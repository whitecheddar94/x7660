==> flow/design.v <==
module enc2freq 
   ( input logic cw, ccw,        
     output logic [31:0] freq,   
     input logic reset_n, clk);  
    logic [7:0] countup = 0; 
    logic [7:0] countdown = 0; 
    always_ff @(posedge clk) begin 
        if (reset_n) begin   
            if (cw) 
                countup <= countup + 1;  
            else if (ccw)
                countdown <= countdown + 1;  
            if (countup >= 4) begin  
                case (freq)  
                    0 : freq <= 262; 
                    262 : freq <= 295; 
                    295 : freq <= 328; 
                    328 : freq <= 349;
                    349 : freq <= 393;
                    393 : freq <= 437;
                    437 : freq <= 491; 
                    491 : freq <= 524; 
                    524 : freq <= 0;  
                    default : freq <= 0; 
                endcase
                countup <= 0;
            end
            else if (countdown >= 4) begin  
                case (freq)  
                    0 : freq <= 524;     
                    524 : freq <= 491; 
                    491 : freq <= 437; 
                    437 : freq <= 393;
                    393 : freq <= 349;
                    349 : freq <= 328;
                    328 : freq <= 295; 
                    295 : freq <= 262; 
                    262 : freq <= 0; 
                    default : freq <= 0; 
                endcase 
                countdown <= 0; 
            end
        end 
        else  
            freq <= 0; 
    end
endmodule 
---- From RTL to reports: enc2freq ----
What the tools print for enc2freq, step after step.
Line numbers count from 1 in the design file above.
Operators carry their Yosys type and port widths (W data, S select, Z words).
Library cell names are shortened.
A cell with n/a has no value.
inputs
  top ..................................... enc2freq
  clock ................................... clk
  library ................................. sky130hd
  corner .................................. tt_025C_1v80

---- Elaborated design ----
Source: Yosys, flattened and elaborated, memories not mapped. Widths are those after wreduce. Registers that Yosys merges into a memory's read port (data or address) are not register bits. Print and check cells do not count. Equal cells are merged and count once.
bit counts
  flip-flop bits (word level) ............. 48
  input port bits ......................... 4
  output and inout port bits .............. 32
  word-level cells ........................ 28
cells by class
  add/subtract/negate cells ............... 2
  magnitude comparators ................... 2
  equality and inequality tests ........... 8
  mux-type cells .......................... 9
  reduce/logical cells .................... 4
operators by type and width
  operator                number
  $eq A32 B9 Y1 const B   7
  $pmux W10 S8            2
  $mux W32                2
  $mux W8                 5
  $eq A32 B10 Y1 const B  1
  $logic_not A32 Y1       1
  $add A8 B1 Y8 const B   2
  $ge A8 B3 Y1 const B    2
  $reduce_bool A2 Y1      2
  $reduce_and A2 Y1       1

---- Depth ----
Longest topological path by Yosys (ltp), each cell counted once; first at word level (registers and memories cut), then after technology mapping (sequential cells cut; the memories' decode and read muxes count).
depth
  depth in word-level cells ............... 5
  ABC_AREA ................................ 0
  depth in mapped cells ................... 6
  mapped depth without buffers ............ 5

---- Netlist ----
Source: synth_stat.txt of the flow (Yosys; design flattened, memories mapped). It holds for the ABC_AREA given above (unset counts as 0); a run with the other value may have another netlist.
cell types
  cell      number  area in all (um^2)
  edfxtp_1  16      480.461
  dfxtp_1   10      200.192
  buf_4     23      172.666
  nor2_1    18      67.565
  and3_1    8       50.048
  ha_1      4       50.048
  nand3_1   10      50.048
  nand2_1   12      45.043
  and4bb_2  3       37.536
  xnor2_1   4       35.034
  xor2_1    3       26.275
  a31oi_1   4       25.024
  nand4_1   4       25.024
  nor4_2    2       25.024
  o21ai_0   5       25.024
  a211oi_1  3       22.522
  o211ai_1  3       22.522
  o31ai_1   3       22.522
Other cell types: 30; their cells: 50.
synthesis totals
  cell count .............................. 185
  chip area (Yosys) ....................... 0.0017342 mm^2
  area of sequential cells ................ 0.0006807 mm^2
  flip-flops .............................. 26
  buffers ................................. 29

---- Timing after synthesis ----
OpenSTA on the mapped netlist: ideal clock, no wires. The path of least setup slack (recovery checks aside). Input and output delay are each 20% of the period. Register names are those of the netlist, which keeps one name where synthesis merged equal registers.
timing path after synthesis
  kind .................................... register to register
  from .................................... register freq[7]
  to ...................................... register freq[0]
  clock period ............................ 2.06 ns
  library setup time ...................... 0.129 ns
  launch time at the first pin ............ 0.000 ns
  data arrival time ....................... 1.468 ns
  data required time ...................... 1.931 ns
  setup slack ............................. 0.463 ns
  path delay .............................. 1.597 ns
  stages on the path ...................... 7
  path buffers ............................ 1
  period reached after synthesis .......... 1.597 ns
"path delay" = arrival - input delay + setup time.
"stages on the path" counts driving pins, that of a launching flip-flop among them; a cell with two outputs on the path counts twice.
"period reached after synthesis" is the clock period less the worst setup slack; recovery checks do not enter. This is arithmetic on one report: input and output delays are still those of the set period (20% each).
The rows between start and end are the longest chain of elaborated cells between them; the timing report does not say that the signal goes this way. Where chains are equally long, one stands for them.
A line is the first line of the expression or statement that the cell stems from. Yosys adds cells for indexed reads and writes and turns some case tables into memories.
At most two assigning lines are given for a register; there are more.
on the way, after synthesis
  path through ............................ dfxtp_1 > clkbuf_2 > nor4_4 > a22oi_1 > and4bb_2 > o311ai_0 > nand3_1
  length of the longest elaborated chain .. 4
  elaborated cells between the ends (all ways) .. 13
  classes of those cells .................. 8 x eq/ne; 4 x mux; 1 x reduce/logical
ends and longest elaborated chain, after synthesis
  item             RTL line  text
  start, declared  3         output logic [31:0] freq,
  start, assigned  15        0 : freq <= 262;
  start, assigned  16        262 : freq <= 295;
  $eq A32 B9 Y1    29        case (freq)
  $pmux W10 S8     29
  $mux W32         28        else if (countdown >= 4) begin
  $mux W32         13        if (countup >= 4) begin
  end, assigned    15
  end, assigned    16
  end, declared    3

---- Timing after layout ----
Path of least setup slack in the final report of run 1 (OpenROAD, finished layout, wires in). Where an end is a register, its clock arrival counts in the times.
timing path after layout
  kind .................................... register to register
  from .................................... register countup[5]
  to ...................................... register freq[6]
  clock period ............................ 3.05 ns
  library setup time ...................... 0.08 ns
  launch time at the first pin ............ 0.34 ns
  data arrival time ....................... 2.96 ns
  data required time ...................... 3.31 ns
  setup slack ............................. 0.35 ns
  stages on the path ...................... 6
  path buffers ............................ 0
The rows between start and end are the longest chain of elaborated cells between them; the timing report does not say that the signal goes this way. Where chains are equally long, one stands for them.
At most two assigning lines are given for a register; there are more.
on the way, after layout
  path through ............................ edfxtp_1 > nor4_2 > nand2_1 > a21oi_2 > o21ai_0 > a31oi_1
  length of the longest elaborated chain .. 2
  elaborated cells between the ends (all ways) .. 3
  RTL lines with such cells ............... 1
  classes of those cells .................. 1 x compare; 1 x mux; 1 x reduce/logical
ends and longest elaborated chain, after layout
  item             RTL line  text
  start, declared  5         logic [7:0] countup = 0;
  start, assigned  10        countup <= countup + 1;
  start, assigned  26        countup <= 0;
  $ge A8 B3 Y1     13        if (countup >= 4) begin
  $mux W32         13
  end, assigned    15        0 : freq <= 262;
  end, assigned    16        262 : freq <= 295;
  end, declared    3         output logic [31:0] freq,

# Flow runs of enc2freq

Flow measurements of enc2freq on sky130hd: 2 stored runs with different settings, listed in no order. Input and output delays are each 20% of the period that was set; the output load is 0.01 pF.
"period reached" = clock period - worst setup slack. The figure is calculated, with input and output delays left at 20% of the set period.
By "worst setup path time" is meant the share of the clock period that the worst setup path is allowed (20% is reserved at inputs, 20% at outputs), minus its slack. Clock arrival times at its registers enter into it.
"power consumption" rests on the timing tool's default activity at the inputs, not on a simulated workload.

---- run 1 ----
settings
  period_ns = 3.05
  CORE_UTILIZATION = 49
  PLACE_DENSITY_LB_ADDON = 0.02
  CORE_MARGIN = 3
  CELL_PAD_IN_SITES_GLOBAL_PLACEMENT = 0
  CELL_PAD_IN_SITES_DETAIL_PLACEMENT = 2
  ABC_AREA = 0
  GPL_ROUTABILITY_DRIVEN = 0
  CAP_MARGIN = 25
  MAX_ROUTING_LAYER = met4
  SLEW_MARGIN = 20
results
  final setup TNS ......................... 0.000 ns
  period reached .......................... 2.698 ns
  standard-cell area after routing ........ 0.0018493 mm^2
  utilization in the final report ......... 57.7%
  chip area in the Yosys report ........... 0.0017342 mm^2
  post-route worst hold slack ............. 0.698 ns
  worst setup slack after layout .......... 0.352 ns
  power consumption ....................... 868.1 uW
  worst setup path time ................... 2.70 ns
  worst path kind ......................... register to register
  area of the die ......................... 0.0042889 mm^2

---- run 2 ----
settings
  period_ns = 2.1
  CORE_UTILIZATION = 28
  SETUP_SLACK_MARGIN = 0.54
  PLACE_DENSITY_LB_ADDON = 0.07
  TNS_END_PERCENT = 45
  ABC_AREA = 0
  GPL_TIMING_DRIVEN = 0
  CTS_CLUSTER_DIAMETER = 261
  CAP_MARGIN = 0
  SLEW_MARGIN = 10
  CORE_MARGIN = 2
results
  final setup TNS ......................... 0.000 ns
  period reached .......................... 1.657 ns
  standard-cell area after routing ........ 0.0024311 mm^2
  utilization in the final report ......... 40.8%
  chip area in the Yosys report ........... 0.0017342 mm^2
  post-route worst hold slack ............. 0.565 ns
  worst setup slack after layout .......... 0.443 ns
  power consumption ....................... 1,465 uW
  worst setup path time ................... 1.66 ns
  worst path kind ......................... register to register
  area of the die ......................... 0.0068393 mm^2
