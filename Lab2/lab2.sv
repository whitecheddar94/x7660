==> flow/design.v <==
module decode2 (input logic [1:0] digit,
                output logic [3:0] ct); 
    always_comb
        case(digit)
            0 : ct = 'b1110;     
            1 : ct = 'b1101;
            2 : ct = 'b1011;
            3 : ct = 'b0111;     
        endcase
endmodule
module decode7 (input logic [3:0] num,
				output logic [7:0] leds) ; 
	always_comb 
		case(num)						
			0 : leds = 'b00111111; 
			1 : leds = 'b00000110; 
			2 : leds = 'b01011011; 
			3 : leds = 'b01001111; 
			4 : leds = 'b01100111; 
			5 : leds = 'b01101101; 
			6 : leds = 'b01111101; 
			7 : leds = 'b00000111; 
			8 : leds = 'b01111111; 
			9 : leds = 'b01100111; 
			10 : leds = 'b01110111; 	 
			11 : leds = 'b01111100;		 
			12 : leds = 'b00111001; 	 
			13 : leds = 'b01011110; 	 
			14 : leds = 'b01111001; 	 
			15 : leds = 'b01110001;		 
 		endcase
endmodule
module enc2bcd (input logic clk, cw, ccw,
                output logic [7:0] bcd_count);
    logic [7:0] countup; 
    logic [7:0] countdown; 
    always_ff @(posedge clk) begin 
        if (cw) 
            countup <= countup + 1;  
        else if (ccw)
            countdown <= countdown + 1;  
        if (countup >= 4) begin
            bcd_count <= bcd_count + 1;  
            countup <= 0;
        end
        else if (countdown >= 4) begin
            bcd_count <= bcd_count - 1;  
            countdown <= 0; 
        end
        if ((cw) &&
            ((bcd_count == 'h9) || 
            (bcd_count == 'h19) ||
            (bcd_count == 'h29) || 
            (bcd_count == 'h39) || 
            (bcd_count == 'h49) || 
            (bcd_count == 'h59) || 
            (bcd_count == 'h69) || 
            (bcd_count == 'h79) || 
            (bcd_count == 'h89)))    
            bcd_count <= bcd_count + 7;  
        else if ((ccw) &&
                ((bcd_count == 'h10) || 
                (bcd_count == 'h20) ||
                (bcd_count == 'h30) || 
                (bcd_count == 'h40) || 
                (bcd_count == 'h50) || 
                (bcd_count == 'h60) || 
                (bcd_count == 'h70) || 
                (bcd_count == 'h80) || 
                (bcd_count == 'h90)))  
            bcd_count <= bcd_count - 7;  
        else if ((cw) && (bcd_count == 'h99)) 
                bcd_count <= 0;                  
        else if ((ccw) && (bcd_count == 0))
                bcd_count <= 'h99;               
    end
endmodule 
module encoder (input logic a, b, clk,
                output logic cw, ccw); 
    logic [1:0] state;   
    logic [1:0] previous_state; 
    always_ff @(posedge clk) begin 
        state <= {a,b};
        previous_state <= state; 
        if (((state == 'b10) && (previous_state == 'b00)) || 
            ((state == 'b11) && (previous_state == 'b10)) || 
            ((state == 'b01) && (previous_state == 'b11)) || 
            ((state == 'b00) && (previous_state == 'b01))) begin     
                cw <= 1;
                ccw <= 0;
            end 
        else if (((state == 'b01) && (previous_state == 'b00)) || 
                ((state == 'b11) && (previous_state == 'b01)) || 
                ((state == 'b10) && (previous_state == 'b11)) || 
                ((state == 'b00) && (previous_state == 'b10))) begin     
                    cw <= 0;
                    ccw <= 1;
                end 
        else begin   
            cw <= 0;
            ccw <= 0;
        end  
    end 
endmodule
module lab2 ( input logic CLOCK_50,        
              (* altera_attribute = "-name WEAK_PULL_UP_RESISTOR ON" *) 
              input logic enc1_a, enc1_b,  
				      (* altera_attribute = "-name WEAK_PULL_UP_RESISTOR ON" *) input logic 
              enc2_a, enc2_b,				       
              output logic [7:0] leds,     
              output logic [3:0] ct ) ;    
   logic [1:0] digit;   
   logic [3:0] disp_digit;   
   logic [15:0] clk_div_count;  
   logic [7:0] enc1_count, enc2_count;  
   logic enc1_cw, enc1_ccw, enc2_cw, enc2_ccw;   
   decode2 decode2_0 (.digit,.ct) ;
   decode7 decode7_0 (.num(disp_digit),.leds) ;
   encoder encoder_1 (.clk(CLOCK_50), .a(enc1_a), .b(enc1_b), .cw(enc1_cw), .ccw(enc1_ccw));
   encoder encoder_2 (.clk(CLOCK_50), .a(enc2_a), .b(enc2_b), .cw(enc2_cw), .ccw(enc2_ccw));
   enc2bcd enc2bcd_1 (.clk(CLOCK_50), .cw(enc1_cw), .ccw(enc1_ccw), .bcd_count(enc1_count));
   enc2bcd enc2bcd_2 (.clk(CLOCK_50), .cw(enc2_cw), .ccw(enc2_ccw), .bcd_count(enc2_count));
   always_ff @(posedge CLOCK_50) 
     clk_div_count <= clk_div_count + 1'b1 ;
  assign digit = clk_div_count[15:14]; 
  always_comb begin
    case (digit)
      0 : disp_digit = enc2_count[3:0];  
      1 : disp_digit = enc2_count[7:4];  
      2 : disp_digit = enc1_count[3:0];  
      3 : disp_digit = enc1_count[7:4];  
    endcase 
  end  
endmodule
### Step by step through the tools: lab2

Tool output for the design above, in the order of the flow.
Lines are those of the file above, counted from 1.
Operators: Yosys type, input widths -> output width; for muxes data width and select width s.
Library cell names are shortened.
Not given: --

| design | value |
|---|---|
| top | lab2 |
| clock port | CLOCK_50 |
| standard-cell library | sky130hd |
| timing corner | tt_025C_1v80 |

### Elaborated design

Yosys after proc, flatten, opt, wreduce and memory -nomap, before mapping. Memory bits, and registers merged into a memory's read port (data or address), are not among the register bits. Print and check cells are not counted. Equal cells are merged and count once.
Yosys's memory passes give these memory sizes; they may raise the number of words (mostly to a power of two), join words into wider ones and drop unused or constant bits.

| cells by class | value |
|---|---|
| reductions and logical operators | 77 |
| $lt $le $gt $ge | 4 |
| eq/ne operators | 53 |
| mux-type cells | 26 |
| add/subtract/negate cells | 13 |

Operators by type and width:

| kind | count |
|---|---|
| $mux 8 | 20 |
| $eq 8x7->1 const B | 16 |
| $eq 8x6->1 const B | 8 |
| $eq 8x8->1 const B | 8 |
| $add 8x1->8 const B | 6 |
| $logic_or 1x1->1 | 44 |
| $ge 8x3->1 const B | 4 |
| $eq 8x5->1 const B | 4 |
| $pmux 4 s4 | 2 |
| $logic_and 1x1->1 | 24 |
| $eq 2x2->1 const B | 10 |
| $add 16x1->16 const B | 1 |
| $sub 8x1->8 const B | 2 |
| $add 8x3->8 const B | 2 |
| $sub 8x3->8 const B | 2 |
| $eq 8x4->1 const B | 2 |
| $logic_not 8->1 | 2 |
| $reduce_bool 6->1 | 2 |
| $eq 2x1->1 const B | 5 |
| $logic_not 2->1 | 5 |
| $mux 1 | 4 |

| storage and ports | value |
|---|---|
| elaborated cells | 189 |
| ROM bits | 112 |
| output and inout port bits | 12 |
| memories kept | 1 |
| register bits after elaboration | 76 |
| input port bits | 5 |

Memory list:

| memory | depth | width | read ports | write ports | line | source |
|---|---|---|---|---|---|---|
| (name not given) | 16 | 7 | 1 | 0 | 14 | `case(num)` |

### Logic depth

Longest topological path by Yosys (ltp), each cell counted once; first at word level (registers and memories cut), then after technology mapping (sequential cells cut; the memories' decode and read muxes count).

| logic depth | value |
|---|---|
| depth after elaboration | 12 |
| ABC_AREA | 1 |
| mapped depth | 14 |
| mapped depth without buffers | 14 |

### Mapped cells and area

Source: synth_stat.txt of the flow (Yosys; design flattened, memories mapped). It holds for the ABC_AREA given above (unset counts as 0); a run with the other value may have another netlist.
Totals and module areas in this step are rounded.

| synthesis totals | value |
|---|---|
| flip-flop cells | 76 |
| buffer cells | 6 |
| sequential part of the area | 1680 µm² |
| mapped area | 4840 µm² |
| standard cells after synthesis | 671 |

Cells by type:

| cell | count | total area (µm²) |
|---|---|---|
| dfxtp_1 | 60 | 1.2E+03 |
| nand2_1 | 164 | 615.59 |
| edfxtp_1 | 16 | 480.461 |
| ha_1 | 34 | 425.408 |
| inv_1 | 90 | 337.824 |
| nor2_1 | 75 | 281.52 |
| xor2_1 | 30 | 262.752 |
| nand3_1 | 43 | 215.206 |
| a21oi_1 | 38 | 190.182 |
| nand4_1 | 18 | 112.608 |
| o21ai_0 | 16 | 80.077 |
| xnor2_1 | 8 | 70.067 |
| nor3_1 | 12 | 60.058 |
| a21oi_2 | 5 | 43.792 |
| or2_2 | 7 | 43.792 |
| fa_1 | 2 | 40.038 |
| nand2_2 | 6 | 37.536 |
| nor2_4 | 3 | 33.782 |

Other cell types: 21; their cells: 44.

### Path before layout

OpenSTA on the mapped netlist: ideal clock, no wires. The path of least setup slack (recovery checks aside). Input and output delay are each 20% of the period. Register names are those of the netlist, which keeps one name where synthesis merged equal registers.

| path after synthesis | value |
|---|---|
| path type | register -> output |
| start | register clk_div_count[14] |
| end | output leds[3] |
| period | 2.45 ns |
| required time | 1.960 ns |
| stages on the path | 8 |
| time at the first pin | 0.000 ns |
| arrival | 1.589 ns |
| setup slack | 0.371 ns |
| external output delay | 0.490 ns |
| path buffers | 0 |
| delay of the path | 1.589 ns |
| synthesis period reached | 2.079 ns |

"delay of the path" = arrival - input delay + setup time.
At an output port there is no setup time.
"stages on the path" counts driving pins, that of a launching flip-flop among them; a cell with two outputs on the path counts twice.
"synthesis period reached" is the clock period less the worst setup slack; recovery checks do not enter. This is arithmetic on one report: input and output delays are still those of the set period (20% each).
The rows between start and end are the longest chain of elaborated cells between them; the timing report does not say that the signal goes this way. Where chains are equally long, one stands for them.
Each line given opens the expression or statement behind the cell; cells for indexed reads and writes are added by Yosys, which also makes memories of some case tables.
The chain passes a memory read, where the word-level depth is cut; so it can be longer than that depth.

| between the ends, after synthesis | value |
|---|---|
| cell sequence | dfxtp_1 nand2_2 o22ai_1 inv_1 a21oi_1 ha_1 o211ai_1 nand2_1 |
| length of the longest elaborated chain | 3 |
| elaborated cells on any way between the ends | 6 |
| classes of those cells | 3 x eq/ne; 1 x mux; 1 x reduce/logical; 1 x memory |

RTL lines, path after synthesis:

| what | line | source |
|---|---|---|
| from (decl) | 114 | `logic [15:0] clk_div_count;` |
| from (assign) | 124 | `clk_div_count <= clk_div_count + 1'b1 ;` |
| $eq 2x2->1 | 127 | `case (digit)` |
| $pmux 4 s4 | 127 |  |
| $mem_v2 16x7 | 14 | `case(num)` |
| to (decl) | 110 | `output logic [7:0] leds,` |

Nets of the timed path that keep an RTL name, with a line that drives or declares them; the list need not be complete.

Named nets, after synthesis:

| signal | line | source |
|---|---|---|
| ct[3] | 4 | `case(digit)` |

### Path in the finished layout

Path of least setup slack in the final report of stored run 1 (OpenROAD, finished layout, wires in). Where an end is a register, its clock arrival counts in the times.

| path post-layout | value |
|---|---|
| path type | register -> output |
| start | register enc2bcd_1.bcd_count[1] |
| end | output leds[4] |
| setup slack | 0.15 ns |
| path buffers | 2 |
| arrival | 2.20 ns |
| required time | 2.34 ns |
| period | 2.93 ns |
| stages on the path | 12 |
| time at the first pin | 0.37 ns |
| external output delay | 0.59 ns |

The rows between start and end are the longest chain of elaborated cells between them; the timing report does not say that the signal goes this way. Where chains are equally long, one stands for them.
The chain passes a memory read, where the word-level depth is cut; so it can be longer than that depth.
A register here has more assigning lines than the two given.

| between the ends, post-layout | value |
|---|---|
| cell sequence | edfxtp_1 inv_2 a21oi_1 nor3_2 nor2_4 buf_4 ha_1 nand2_1 nand2_1 nand2_1 nand2_1 dlygate4sd2_1 |
| length of the longest elaborated chain | 2 |
| elaborated cells on any way between the ends | 2 |
| source lines of those cells | 2 |
| classes of those cells | 1 x mux; 1 x memory |

RTL lines, path post-layout:

| what | line | source |
|---|---|---|
| from (decl) | 34 | `output logic [7:0] bcd_count);` |
| from (assign) | 43 | `bcd_count <= bcd_count + 1;` |
| from (assign) | 47 | `bcd_count <= bcd_count - 1;` |
| $pmux 4 s4 | 127 | `case (digit)` |
| $mem_v2 16x7 | 14 | `case(num)` |
| to (decl) | 110 | `output logic [7:0] leds,` |

Ticket comment

2 stored runs of lab2 in the flow (synthesis by Yosys, layout by OpenROAD, sky130hd cells), in arbitrary order. Constraints: input delay and output delay 20% of the set period each, output load 0.01 pF.
"reached clock period" is the run's clock period less its worst setup slack. It is reckoned from that one timing run; input and output delays stay at 20% of the period that was set.
"worst setup path time" = time allowed to the worst setup path (clock period - input delay - output delay, where it has them) - its slack; a late launch clock adds to it, a late capture clock takes from it.
The results are shown rounded.
Among the settings, n/a means not set for that run.

| run name | period_ns | CORE_UTILIZATION | SETUP_SLACK_MARGIN | PLACE_DENSITY | CORE_MARGIN | ABC_AREA | GPL_TIMING_DRIVEN | CTS_CLUSTER_SIZE | CTS_CLUSTER_DIAMETER | MIN_ROUTING_LAYER | MAX_ROUTING_LAYER | CAP_MARGIN | SLEW_MARGIN | HOLD_SLACK_MARGIN | CELL_PAD_IN_SITES_GLOBAL_PLACEMENT | CELL_PAD_IN_SITES_DETAIL_PLACEMENT | Yosys chip area after synthesis (µm²) | die outline area (µm²) | standard-cell area after routing (µm²) | smallest setup slack (ns) | post-route setup TNS (ns) | reached clock period (ns) | worst setup path time (ns) | critical path kind |
|---|---|---|---|---|---|---|---|---|---|---|---|---|---|---|---|---|---|---|---|---|---|---|---|---|
| stored run 1 | 2.93 | 59 | -0.0 | 0.87 | 10 | 1 | 0 | 88 | 119 | met2 | met4 | 20 | 20 | n/a | n/a | n/a | 4840 | 12200 | 5480 | 0.145 | 0.000 | 2.785 | 2.20 | register -> output |
| stored run 2 | 2.83 | 52 | 0.37 | 0.79 | 7 | n/a | n/a | 26 | 383 | met2 | met4 | 20 | 20 | 0.26 | 2 | 1 | 4660 | 11800 | 5870 | 0.084 | 0.000 | 2.746 | 2.18 | register -> output |
